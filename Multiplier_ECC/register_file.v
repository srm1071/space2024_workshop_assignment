==> flow/design.v <==
`timescale 1ns / 1ps
module register_file(in, clk,rst,sel,out);
input [16:0] in;
input clk,rst,sel;
output reg [237:0] out;
always@(posedge clk)
begin
if(rst)
out<=238'h0;
else if(sel)
out<={in,out[237:17]};
else
out<=out;
end
endmodule
Step by step through the tools: register_file
The steps from the RTL of register_file to its reports follow in flow order.
Lines are those of the file above, counted from 1.
Operators carry their Yosys type and port widths (W data, S select, Z words).
A cell with n/a has no value.
- top: register_file
- clock input: clk
- cell library: sky130hd
- timing corner: tt_025C_1v80

Word-level counts
Source: Yosys, flattened and elaborated, memories not mapped. Widths are those after wreduce; folded enables and synchronous resets count as part of the registers. Registers that Yosys merges into a memory's read port (data or address) are not register bits. Print and check cells do not count. Equal cells are merged and count once.
- noted register bits: 238
- bits of input ports at 20
- noted output and inout port bits: 238
- noted cells after elaboration: 1

Longest topological paths
Longest topological path by Yosys (ltp), each cell counted once; first at word level (registers and memories cut), then after technology mapping (sequential cells cut; the memories' decode and read muxes count).
- word-level depth: 0
- noted ABC_AREA: 0
- gate-level depth with buffers at 5
- depth with buffers taken out: 2

Netlist
Source: synth_stat.txt of the flow (Yosys; design flattened, memories mapped). It holds for the ABC_AREA given above (unset counts as 0); a run with the other value may have another netlist.
- cell types (cell type ; number ; area in all (µm²)):
    sky130_fd_sc_hd__dfxtp_1 ; 238 ; 4764.57
    sky130_fd_sc_hd__mux2i_1 ; 238 ; 2.38E+03
    sky130_fd_sc_hd__nor2_1 ; 238 ; 893.357
    sky130_fd_sc_hd__buf_12 ; 24 ; 480.461
    sky130_fd_sc_hd__clkbuf_1 ; 23 ; 86.333
    sky130_fd_sc_hd__buf_2 ; 3 ; 15.014
    sky130_fd_sc_hd__buf_8 ; 1 ; 15.014
    sky130_fd_sc_hd__buf_6 ; 1 ; 11.261
    sky130_fd_sc_hd__buf_4 ; 1 ; 7.507
- mapped cells at 767
- noted cell area after synthesis: 8655.8 µm²
- sequential area at 4764.6 µm²
- noted flip-flops: 238
- buffer cells: 53

Path before layout
Path of least setup slack by OpenSTA after synthesis, without wires, with an ideal clock, recovery checks aside; 20% of the period is set as input and as output delay. Where synthesis merged equal registers, the netlist keeps one of their names.
- path kind: input -> register
- from: input port sel
- to: register out[100]
- period at 1.15 ns
- input delay at 0.230 ns
- library setup time: 0.128 ns
- launch time at the first pin at 0.230 ns
- noted arrival: 0.859 ns
- noted required time: 1.022 ns
- path slack at 0.164 ns
- path delay: 0.757 ns
- stages: 5
- path buffers: 3
- synthesis period reached: 0.986 ns
"path delay" is the arrival time less input delay plus setup time.
"stages": output pins that drive a net of the path, with the launching flip-flop's if there is one; two outputs of one cell count as two.
"synthesis period reached" is the clock period less the worst setup slack; recovery checks do not enter. This is arithmetic on one report: input and output delays are still those of the set period (20% each).
At most two assigning lines are given for a register; there are more.
- path through: sky130_fd_sc_hd__buf_6 -> sky130_fd_sc_hd__buf_12 -> sky130_fd_sc_hd__buf_12 -> sky130_fd_sc_hd__mux2i_1 -> sky130_fd_sc_hd__nor2_1
- ends and longest elaborated chain, after synthesis (element ; line ; RTL):
    from (decl) ; 4 ; input clk,rst,sel;
    to (assign) ; 11 ; out<={in,out[237:17]};
    to (assign) ; 13 ; out<=out;
    to (decl) ; 5 ; output reg [237:0] out;
Chain of elaborated cells between the ends: none given.

Worst path after layout
Path of least setup slack in the final report of flow run A (OpenROAD, finished layout, wires in). Where an end is a register, its clock arrival counts in the times.
- path kind: register -> output
- from: register out[104]
- to: output port out[104]
- period at 0.81 ns
- external output delay: 0.16 ns
- launch time at the first pin at 0.51 ns
- noted arrival: 0.99 ns
- noted required time: 0.65 ns
- path slack at -0.34 ns
- stages: 2
- path buffers: 1
At most two assigning lines are given for a register; there are more.
- path through: sky130_fd_sc_hd__dfxtp_4 -> sky130_fd_sc_hd__buf_6
- length of the longest elaborated chain at 0
- noted elaborated cells on any way between the ends: 0
- RTL lines with such cells: 0
- ends and longest elaborated chain, after layout (element ; line ; RTL):
    from (decl) ; 5 ; output reg [237:0] out;
    from (assign) ; 11 ; out<={in,out[237:17]};
    from (assign) ; 13 ; out<=out;
    to (decl) ; 5 ;

FLOW RESULTS
============

Measured results for register_file: 2 stored runs of the Yosys and OpenROAD flow on sky130hd. The settings differ; the order carries no meaning. The constraints put input and output delay at 20% of the set period each and load the outputs with 0.01 pF.
"achieved clock period" is the run's clock period less its worst setup slack. It is reckoned from that one timing run; input and output delays stay at 20% of the period that was set.
"critical setup path time" is the time allowed to the run's worst setup path (the clock period less input and output delay, where it has them) less its slack. Clock arrival times count: a late capture clock shortens it, a late launch clock lengthens it.

Flow run A
Settings were period_ns = 0.81; CAP_MARGIN = 20; CORE_MARGIN = 2; CORE_UTILIZATION = 40; SLEW_MARGIN = 20
- achieved clock period: 1.155 ns
- final utilization: 71.4%
- noted the worst setup slack after layout: -0.345 ns
- critical setup path time at 0.99 ns
- critical path kind: register -> output
- noted the chip area in the Yosys report: 8655.8 µm²
- die size at 22832.7 µm²
- post-route worst hold slack at 0.030 ns

Flow run B
Settings were period_ns = 1.06; CORE_UTILIZATION = 15; PLACE_DENSITY_LB_ADDON = 0.27; CORE_MARGIN = 2; CELL_PAD_IN_SITES_DETAIL_PLACEMENT = 1; TNS_END_PERCENT = 85; ABC_AREA = 0; GPL_TIMING_DRIVEN = 0; GPL_ROUTABILITY_DRIVEN = 0; CTS_CLUSTER_DIAMETER = 396; CAP_MARGIN = 20; SLEW_MARGIN = 20
- achieved clock period: 1.295 ns
- final utilization: 27.2%
- noted the worst setup slack after layout: -0.235 ns
- critical setup path time at 1.08 ns
- critical path kind: register -> output
- noted the chip area in the Yosys report: 8655.8 µm²
- die size at 59643.4 µm²
- post-route worst hold slack at 0.124 ns
