==> flow/design.v <==
`timescale 1ns / 1ps
module montgomery_kyber(clk,a,b,out);
input clk;
input [11:0] a,b;
output [11:0] out;
wire [23:0] res;
reg [23:0] res_t;
wire [35:0] restd;
wire [11:0] m;
wire [23:0] inter_n;
wire [24:0] resk;
wire [12:0] resu;
wire [12:0] modprime;
wire [11:0] prime;
assign prime=12'd3329;
assign res=a*b;
always@(posedge clk) begin
    res_t<=res;
end
assign restd=res_t*12'd3327;
assign m=restd[11:0];
assign inter_n=m*prime;
assign resk=res_t+inter_n;
assign resu=resk>>12;
assign modprime=resu-prime;
assign out=modprime[12]?resu[11:0]:modprime[11:0];
endmodule
* From RTL to reports: montgomery_kyber
Tool output for the design above, in the order of the flow.
Line numbers count from 1 in the design file above.
Operators carry their Yosys type and port widths (W data, S select, Z words).
Library cell names are shortened.
The mark n/a stands for no value.
- Top :: montgomery_kyber
- Clock input :: clk
- Library :: sky130hd
- Timing corner :: tt_025C_1v80

* After elaboration
Counts by Yosys on the flattened word-level netlist (proc, flatten, opt, wreduce; memories kept). Register bits leave out memories and registers merged into their read ports (data or address); mux counts leave out enables and synchronous resets folded into registers. Print and check cells are left out. Cells with the same type and inputs are merged into one.
- Output and inout bits :: 12
- Input port bits :: 25
- Bits in registers :: 24
- Cells after elaboration :: 7
- Multipliers :: 3
- Muxes and demuxes :: 1
- Add/sub/neg operators :: 2
** Operator list (number)
- $mul A12 B12 Y24 :: 1
- $mul A12 B12 Y24 const B :: 1
- $mul A24 B12 Y12 const B :: 1
- $add A24 B24 Y25 :: 1
- $sub A13 B12 Y13 const B :: 1
- $mux W12 :: 1

* Depth
Yosys ltp: most cells in a row. Word level: on the elaborated netlist, between registers, memories and ports. Mapped: between sequential cells and ports; inverters and the memories' decode and read muxes count.
- Depth in word-level cells :: 5
- ABC_AREA :: 1
- Mapped depth :: 48
- Mapped depth without buffers :: 47

* Mapped cells and area
Yosys stat after the flow's synthesis: flattened, memories mapped to cells. It holds for the ABC_AREA given above (unset counts as 0); a run with the other value may have another netlist.
- Cell count :: 1371
- Flip-flop cells :: 24
- Buffers :: 28
- Area of sequential cells :: 480.5 um^2
- Chip area (Yosys) :: 10122.2 um^2
** Cell types
- fa_1 :: number 148, total area 2.96E+03 um^2
- ha_1 :: number 182, total area 2.28E+03 um^2
- nand2_1 :: number 369, total area 1.39E+03 um^2
- inv_1 :: number 357, total area 1.34E+03 um^2
- dfxtp_1 :: number 24, total area 480.461 um^2
- nand3_1 :: number 56, total area 280.269 um^2
- xor2_1 :: number 29, total area 253.994 um^2
- a21oi_1 :: number 41, total area 205.197 um^2
- nor2_1 :: number 49, total area 183.926 um^2
- xnor2_1 :: number 14, total area 122.618 um^2
- nand2_2 :: number 15, total area 93.84 um^2
- clkbuf_1 :: number 24, total area 90.086 um^2
- nand4_1 :: number 9, total area 56.304 um^2
- nand3b_1 :: number 6, total area 45.043 um^2
- o21bai_1 :: number 6, total area 45.043 um^2
- o21ai_0 :: number 8, total area 40.038 um^2
- buf_6 :: number 3, total area 33.782 um^2
- nor2_2 :: number 5, total area 31.28 um^2
Not listed: further types 15, cells in them 26.

* Worst setup path after synthesis
Path of least setup slack by OpenSTA after synthesis, without wires, with an ideal clock, recovery checks aside; 20% of the period is set as input and as output delay. Where synthesis merged equal registers, the netlist keeps one of their names.
- Kind :: reg2out
- Start point :: register res_t[5]
- End point :: output out[3]
- Path delay :: 7.481 ns
- Clock period :: 13.9 ns
- Path slack :: 3.639 ns
- External output delay :: 2.780 ns
- Path buffers :: 1
- Data required time :: 11.120 ns
- Driving pins on the path :: 43
- Launch time at the first pin :: 0.000 ns
- Arrival time :: 7.481 ns
- Period reached after synthesis :: 10.261 ns
"path delay" = arrival - input delay + setup time.
A path that ends at an output port has no setup time.
"driving pins on the path": output pins that drive a net of the path, with the launching flip-flop's if there is one; two outputs of one cell count as two.
"period reached after synthesis" = period - worst setup slack (recovery checks aside). The figure is calculated, with input and output delays left at 20% of the set period.
The rows between start and end are the longest chain of elaborated cells between them; the timing report does not say that the signal goes this way. Where chains are equally long, one stands for them.
Each line given opens the expression or statement behind the cell; cells for indexed reads and writes are added by Yosys, which also makes memories of some case tables.
- Path through :: dfxtp_1 fa_1 ha_1 a21o_1 fa_1 fa_1 inv_1 fa_1 inv_1 ha_1 a21oi_1 o21ai_0 a31oi_1 nand3_1 nand2_1 inv_1 ha_1 ha_1 [7 not listed] inv_1 nor2_1 nand2_1 nand2_1 nand2_1 nand2_1 ha_1 inv_1 nor2_2 nand3_1 nand2_1 nand2_2 nand2_2 nand2_4 nand2_4 buf_6 nand2_1 nand2_1
- Length of the longest elaborated chain :: 5
- Elaborated cells between the ends (all ways) :: 5
- RTL lines with such cells :: 5
- Those cells by class :: 2 x add/sub; 2 x mul; 1 x mux
** RTL lines, path after synthesis
- from (decl) :: line 7 : reg [23:0] res_t;
- from (assign) :: line 18 : res_t<=res;
- $mul A24 B12 Y12 :: line 20 : assign restd=res_t*12'd3327;
- $mul A12 B12 Y24 :: line 22 : assign inter_n=m*prime;
- $add A24 B24 Y25 :: line 23 : assign resk=res_t+inter_n;
- $sub A13 B12 Y13 :: line 25 : assign modprime=resu-prime;
- $mux W12 :: line 26 : assign out=modprime[12]?resu[11:0]:modprime[11:0];
- to (decl) :: line 5 : output [11:0] out;

* Worst path after layout
From the final timing report of job 1: the path of least setup slack in the routed layout; clock arrival at registers is part of the times.
- Kind :: reg2out
- Start point :: register res_t[5]
- End point :: output out[6]
- Path slack :: 4.55 ns
- Driving pins on the path :: 43
- External output delay :: 3.68 ns
- Path buffers :: 1
- Arrival time :: 10.17 ns
- Launch time at the first pin :: 0.27 ns
- Data required time :: 14.72 ns
- Clock period :: 18.4 ns
The rows between start and end are the longest chain of elaborated cells between them; the timing report does not say that the signal goes this way. Where chains are equally long, one stands for them.
- Path through :: dfxtp_1 fa_1 ha_1 a21o_1 fa_1 fa_1 inv_1 fa_1 inv_1 ha_1 a21oi_1 o21ai_0 a31oi_1 nand3_1 nand2_1 inv_1 ha_1 ha_1 [7 not listed] inv_1 nor2_1 nand2_1 nand3_1 nand2_1 nand2_1 ha_1 inv_1 nor2_2 nand3_1 nand2_1 nand2_2 nand2_2 nand2_4 nand2_4 nand2_1 nand2_1 clkdlybuf4s50_1
- Length of the longest elaborated chain :: 5
- Elaborated cells between the ends (all ways) :: 5
- RTL lines with such cells :: 5
- Those cells by class :: 2 x add/sub; 2 x mul; 1 x mux
** RTL lines, path post-layout
- from (decl) :: line 7 : reg [23:0] res_t;
- from (assign) :: line 18 : res_t<=res;
- $mul A24 B12 Y12 :: line 20 : assign restd=res_t*12'd3327;
- $mul A12 B12 Y24 :: line 22 : assign inter_n=m*prime;
- $add A24 B24 Y25 :: line 23 : assign resk=res_t+inter_n;
- $sub A13 B12 Y13 :: line 25 : assign modprime=resu-prime;
- $mux W12 :: line 26 : assign out=modprime[12]?resu[11:0]:modprime[11:0];
- to (decl) :: line 5 : output [11:0] out;

Add stored flow runs of montgomery_kyber

Module montgomery_kyber, platform sky130hd: 2 stored runs of the flow (Yosys, OpenROAD) with differing settings, in no particular order. Input and output delays are each 20% of the period that was set; the output load is 0.01 pF.
By "clock period reached" is meant the clock period of the run minus its worst setup slack. This is arithmetic on one report: input and output delays are still those of the set period (20% each).
"time of the worst setup path": the worst setup path's part of the clock period (all of it between registers, 20% less for each end at a port) less its slack. A launch clock that arrives late makes it longer, a capture clock that arrives late makes it shorter.

** Job 1
- Settings :: period_ns=18.4; CORE_UTILIZATION=42; SETUP_SLACK_MARGIN=-1.71; PLACE_DENSITY_LB_ADDON=0.27; CORE_ASPECT_RATIO=0.78; CELL_PAD_IN_SITES_GLOBAL_PLACEMENT=1; CELL_PAD_IN_SITES_DETAIL_PLACEMENT=2; ABC_AREA=1; GPL_ROUTABILITY_DRIVEN=0; CTS_CLUSTER_DIAMETER=331; MAX_ROUTING_LAYER=met5; CAP_MARGIN=20; CORE_MARGIN=2; SLEW_MARGIN=20
- Post-route setup TNS :: 0.000 ns
- Time of the worst setup path :: 10.17 ns
- Critical path type :: reg2out
- Die size :: 25367.9 um^2
- Lowest setup slack :: 4.547 ns
- Worst hold slack in the final report :: 4.433 ns
- Synthesis area :: 10122.2 um^2
- Clock period reached :: 13.853 ns
- Standard-cell area of the final layout :: 10816.6 um^2
- Utilization in the final report :: 45.4 %

** Job 2
- Settings :: period_ns=15.6; CORE_UTILIZATION=63; SETUP_SLACK_MARGIN=3.23; PLACE_DENSITY_LB_ADDON=0.06; CORE_MARGIN=9; TNS_END_PERCENT=15; CTS_CLUSTER_SIZE=59; CAP_MARGIN=10; MIN_ROUTING_LAYER=met2; SLEW_MARGIN=20
- Utilization in the final report :: 72.4 %
- Standard-cell area of the final layout :: 10206.0 um^2
- Lowest setup slack :: 3.557 ns
- Time of the worst setup path :: 8.92 ns
- Critical path type :: reg2out
- Worst hold slack in the final report :: 3.828 ns
- Clock period reached :: 12.043 ns
- Synthesis area :: 9187.6 um^2
- Post-route setup TNS :: 0.000 ns
- Die size :: 19254.3 um^2
